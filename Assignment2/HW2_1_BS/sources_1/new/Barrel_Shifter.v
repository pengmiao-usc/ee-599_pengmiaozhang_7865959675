==> flow/design.v <==
`timescale 1ns / 1ps
module Barrel_Shifter#(
     parameter BIT_WIDTH = 8, 
     parameter N=64)
     (
     input clk,
     input [BIT_WIDTH*N-1:0] IN,
     input [$clog2(N)-1:0] Shift,
     output [BIT_WIDTH*N-1:0] OUT
     );
     wire [BIT_WIDTH*N-1:0] IN_l [0:$clog2(N)-1];  
     wire [BIT_WIDTH*N-1:0] OUT_l [0:$clog2(N)-1];  
     wire [$clog2(N)-1:0] Shift_I[0:$clog2(N)-1];
     wire [$clog2(N)-1:0] Shift_O[0:$clog2(N)-1];
     genvar m;
     generate
	 for(m=0;m<$clog2(N);m=m+1) begin
	   if(m==0)begin
	       assign IN_l[m]=IN;
	       assign Shift_I[m]=Shift;
	       end
	   else
	       begin
	       assign IN_l[m]=OUT_l[m-1];
	       assign Shift_I[m]=Shift_O[m-1];
	       end
	   Layer#(
        .BIT_WIDTH (BIT_WIDTH), 
        .N(N),
        .LAYER(m))
         Layer(
        .clk(clk),
        .IN(IN_l[m]),
        .Shift_I(Shift_I[m]),
        .OUT(OUT_l[m]),
        .Shift_O(Shift_O[m])
        );
	 end
	 assign OUT=OUT_l[$clog2(N)-1];
	 endgenerate
endmodule
`timescale 1ns / 1ps
module Layer#(    
    parameter BIT_WIDTH = 8, 
    parameter N=8,
    parameter LAYER=0)
    (
    input clk,
    input [BIT_WIDTH*N-1:0] IN,
    input [$clog2(N)-1:0] Shift_I,
    output reg [BIT_WIDTH*N-1:0] OUT,
    output reg [$clog2(N)-1:0] Shift_O
    );
    wire [BIT_WIDTH*N-1:0] OUT1;
    wire [BIT_WIDTH-1:0] IN0_arr [0:N-1];
    wire [BIT_WIDTH-1:0] IN1_arr [0:N-1];
    wire [BIT_WIDTH-1:0] OUT_arr [0:N-1];
    genvar m;
    generate
    for(m=0;m<N;m=m+1) begin
        assign IN0_arr[m]= IN[(m+1)*BIT_WIDTH-1:m*BIT_WIDTH];  
        if((m+2**(LAYER))< N)begin
            assign IN1_arr[m+2**(LAYER)]= IN[(m+1)*BIT_WIDTH-1:m*BIT_WIDTH];
        end
        else begin
            assign IN1_arr[m+2**(LAYER)-N]= IN[(m+1)*BIT_WIDTH-1:m*BIT_WIDTH];
        end
    end
    endgenerate
    genvar i;
    generate
        for (i=0;i<N;i=i+1)begin
             MUX#(
            .BIT_WIDTH (BIT_WIDTH), 
            .N(N))
            MUX1(
            .IN_0(IN0_arr[i]),
            .IN_1(IN1_arr[i]),
            .SELECT(Shift_I[LAYER]),
            .OUT(OUT1[(i+1)*BIT_WIDTH-1:i*BIT_WIDTH])
            );
            assign OUT_arr[i]=OUT1[(i+1)*BIT_WIDTH-1:i*BIT_WIDTH];
        end
     endgenerate
    always @(posedge clk)
    begin
        OUT <= OUT1;
        Shift_O<=Shift_I;
    end
endmodule
`timescale 1ns / 1ps
module MUX#(    
    parameter BIT_WIDTH = 8, 
    parameter N=8)
    (
    input [BIT_WIDTH-1:0] IN_0,
    input [BIT_WIDTH-1:0] IN_1,
    input SELECT,
    output [BIT_WIDTH-1:0] OUT
    );
    assign OUT = (SELECT)?IN_1:IN_0;
endmodule
# --- Step by step through the tools: Barrel_Shifter ---
# What the tools print for Barrel_Shifter, step after step.
# Line numbers count from 1 in the design file above.
# Operators carry their Yosys type and port widths (W data, S select, Z words).
# Library cell names are shortened.
design:
  design: "Barrel_Shifter"
  clock_port: "clk"
  cell_library: "sky130hd"
  lib_corner: "tt_025C_1v80"

# --- After elaboration ---
# Yosys after proc, flatten, opt, wreduce and memory -nomap, before mapping. Enables and synchronous resets that opt folds into registers are not counted as muxes. Print and check cells are not counted. Equal cells are merged and count once.
op_classes:
  muxes: 384
ops:
  columns: ["operator", "count"]
  rows:
  - ["$mux W8", 384]
bits:
  reg_bits: 3102
  input_bits: 519
  output_inout_bits: 512
  wordCells: 395

# --- Longest topological paths ---
# Yosys ltp: most cells in a row. Word level: on the elaborated netlist, between registers, memories and ports. Mapped: between sequential cells and ports; inverters and the memories' decode and read muxes count.
depth:
  word_depth: 1
  abc_area: 0
  depth_mapped: 4
  depth_no_buf: 1

# --- Synthesis result ---
# Yosys stat after the flow's synthesis: flattened, memories mapped to cells. It holds for the ABC_AREA given above (unset counts as 0); a run with the other value may have another netlist.
# Totals and module areas in this step are rounded.
by_type:
  columns: ["type", "count", "area_total_um2"]
  rows:
  - ["dfxtp_1", 3087, 6.18E+04]
  - ["mux2_2", 3072, 3.46E+04]
  - ["buf_6", 276, 3.11E+03]
  - ["clkbuf_8", 48, 660.634]
  - ["buf_2", 18, 90.086]
synth_totals:
  mapped_cells: 6501
  area_um2: 100300
  seqArea_um2: 61800
  flip_flops: 3087
  buffers: 342
# By module: a second synthesis without flattening, with its own total; a netlist apart from the flattened one above.
hier_totals:
  cells_unflattened: 6564
  area_unflattened_um2: 112700
# Rows give one instance, submodules left out.
modules:
  columns: ["module", "n_inst", "n_cells", "mod_area_um2", "seq_area_um2"]
  rows:
  - ["MUX", 384, 9, 131.4, 0.0]
  - ["Layer", 1, 518, 10370, 10370]
  - ["Layer", 1, 518, 10370, 10370]
  - ["Layer", 1, 518, 10370, 10370]
  - ["Layer", 1, 518, 10370, 10370]
  - ["Layer", 1, 518, 10370, 10370]
  - ["Layer", 1, 518, 10370, 10370]
  - ["Barrel_Shifter", 1, 0, 0.0, 0.0]

# --- Path before layout ---
# Source: OpenSTA report_checks on the synthesized netlist (no wires, ideal clock, input and output delay 20% of the period each), path of least setup slack; recovery checks are left aside. Register names are those of the netlist, which keeps one name where synthesis merged equal registers.
synth_path:
  kind: "register to register"
  from: "reg genblk1[0].Layer.Shift_O[1]"
  to: "reg genblk1[1].Layer.OUT[144]"
  tclk_ns: 1.36
  setup_ns: 0.121
  t_first_pin_ns: 0.000
  arrival_time_ns: 1.065
  t_required_ns: 1.239
  setup_slack_ns: 0.174
  path_delay_ns: 1.186
  driving_pins: 5
  n_path_buf: 3
  synth_period_reached_ns: 1.186
# "path_delay_ns" is the arrival time less input delay plus setup time.
# "driving_pins" counts driving pins, that of a launching flip-flop among them; a cell with two outputs on the path counts twice.
# "synth_period_reached_ns" = period - worst setup slack (recovery checks aside). The figure is calculated, with input and output delays left at 20% of the set period.
# Between the ends stands the longest chain of elaborated cells between them, by number of cells; it is not shown to be the way that was timed. Of several equally long chains one is given.
# A line is the first line of the expression or statement that the cell stems from. Yosys adds cells for indexed reads and writes and turns some case tables into memories.
synth_between:
  path_cell_list: "dfxtp_1 -> buf_6 -> buf_6 -> clkbuf_8 -> mux2_2"
  elab_chain_cells: 1
  cone_cells: 1
  lines_between: 1
  cone_classes: "mux (1)"
synth_lines:
  columns: ["item", "line_no", "source"]
  rows:
  - ["start, declared", 52, "output reg [$clog2(N)-1:0] Shift_O"]
  - ["start, assigned", 88, "Shift_O<=Shift_I;"]
  - ["$mux W8", 101, "assign OUT = (SELECT)?IN_1:IN_0;"]
  - ["end, assigned", 87, "OUT <= OUT1;"]
  - ["end, declared", 51, "output reg [BIT_WIDTH*N-1:0] OUT,"]

# --- Timing after layout ---
# Path of least setup slack in the final report of stored run 1 (OpenROAD, finished layout, wires in). Where an end is a register, its clock arrival counts in the times.
layout_path:
  kind: "register to output"
  from: "reg genblk1[5].Layer.OUT[140]"
  to: "out OUT[140]"
  tclk_ns: 1.2
  out_delay_ns: 0.24
  t_first_pin_ns: 0.94
  arrival_time_ns: 1.52
  t_required_ns: 0.96
  setup_slack_ns: -0.56
  driving_pins: 2
  n_path_buf: 1
layout_between:
  path_cell_list: "dfxtp_4 -> buf_12"
  elab_chain_cells: 0
  cone_cells: 0
  lines_between: 0
layout_lines:
  columns: ["item", "line_no", "source"]
  rows:
  - ["start, declared", 51, "output reg [BIT_WIDTH*N-1:0] OUT,"]
  - ["start, assigned", 87, "OUT <= OUT1;"]
  - ["end, declared", 9, "output [BIT_WIDTH*N-1:0] OUT"]

# Flow runs of Barrel_Shifter

Settings and measured results of 2 stored flow runs for module Barrel_Shifter (sky130hd), not sorted in any way. The constraints put input and output delay at 20% of the set period each and load the outputs with 0.01 pF.
"achieved_clock_period_ns" means the clock period less the worst setup slack. The figure is calculated, with input and output delays left at 20% of the set period.
"critical_path_time_ns" means the part of the period allowed to the worst setup path (the constraints hold back 20% at inputs and 20% at outputs) less its slack; where the path has registers, the arrival times of their clocks count too.
By "total_power_w" is meant OpenSTA's value without simulated activity: inputs other than the clock are taken to toggle once in ten clock periods, and the tool carries that through the logic.
The results are shown rounded.

--- stored run 1 ---
==> flow/run.sh <==
#!/bin/bash
# the make line also repeats the synthesis and layout settings of config.mk as NAME=value (left out here)
make -C /OpenROAD-flow-scripts/flow DESIGN_CONFIG=/design/flow/config.mk WORK_HOME=/design/flow/orfs CLKGATE_MAP_FILE= finish
==> flow/config.mk <==
export PLATFORM = sky130hd
export DESIGN_NAME = Barrel_Shifter
export DESIGN_NICKNAME = Barrel_Shifter
export VERILOG_FILES = /design/flow/design.v
export SDC_FILE = /design/flow/constraint.sdc
export NUM_CORES = 4
export LEC_CHECK = 0
export CAP_MARGIN = 35
export CELL_PAD_IN_SITES_DETAIL_PLACEMENT = 1
export CORE_MARGIN = 2
export CORE_UTILIZATION = 15
export GPL_ROUTABILITY_DRIVEN = 1
export MAX_ROUTING_LAYER = met5
export MIN_ROUTING_LAYER = met1
export PLACE_DENSITY_LB_ADDON = 0.18
export SETUP_SLACK_MARGIN = -0.08
export SLEW_MARGIN = 20
==> flow/constraint.sdc <==
create_clock -name core_clock -period 1.2 [get_ports {clk}]
set_input_delay 0.2400 -clock core_clock [delete_from_list [all_inputs] [get_ports {clk}]]
set_output_delay 0.2400 -clock core_clock [all_outputs]
set_load 0.01 [all_outputs]

==> results, as YAML <==
results:
  achieved_clock_period_ns: 1.759
  total_negative_slack_ns: -853.6
  total_power_w: 0.2982
  post_route_stdcell_area_um2: 148100
  critical_path_time_ns: 1.52
  worstPathKind: "register to output"
  total_die_area_um2: 674900
  final_util_pct: 22.2
  synthesis_area_um2: 100300
  worst_setup_slack_ns: -0.559
  timing.hold.ws_ns: 0.006

--- stored run 2 ---
==> flow/run.sh <==
#!/bin/bash
# the make line also repeats the synthesis and layout settings of config.mk as NAME=value (left out here)
make -C /OpenROAD-flow-scripts/flow DESIGN_CONFIG=/design/flow/config.mk WORK_HOME=/design/flow/orfs CLKGATE_MAP_FILE= finish
==> flow/config.mk <==
export PLATFORM = sky130hd
export DESIGN_NAME = Barrel_Shifter
export DESIGN_NICKNAME = Barrel_Shifter
export VERILOG_FILES = /design/flow/design.v
export SDC_FILE = /design/flow/constraint.sdc
export NUM_CORES = 4
export LEC_CHECK = 0
export ABC_AREA = 1
export CAP_MARGIN = 40
export CELL_PAD_IN_SITES_GLOBAL_PLACEMENT = 0
export CORE_ASPECT_RATIO = 0.83
export CORE_MARGIN = 2
export CORE_UTILIZATION = 32
export GPL_TIMING_DRIVEN = 1
export MIN_ROUTING_LAYER = met2
export PLACE_DENSITY_LB_ADDON = 0.04
export SLEW_MARGIN = 20
==> flow/constraint.sdc <==
create_clock -name core_clock -period 1.1 [get_ports {clk}]
set_input_delay 0.2200 -clock core_clock [delete_from_list [all_inputs] [get_ports {clk}]]
set_output_delay 0.2200 -clock core_clock [all_outputs]
set_load 0.01 [all_outputs]

==> results, as YAML <==
outcome: "no final report: routing broke off with GRT-0232"
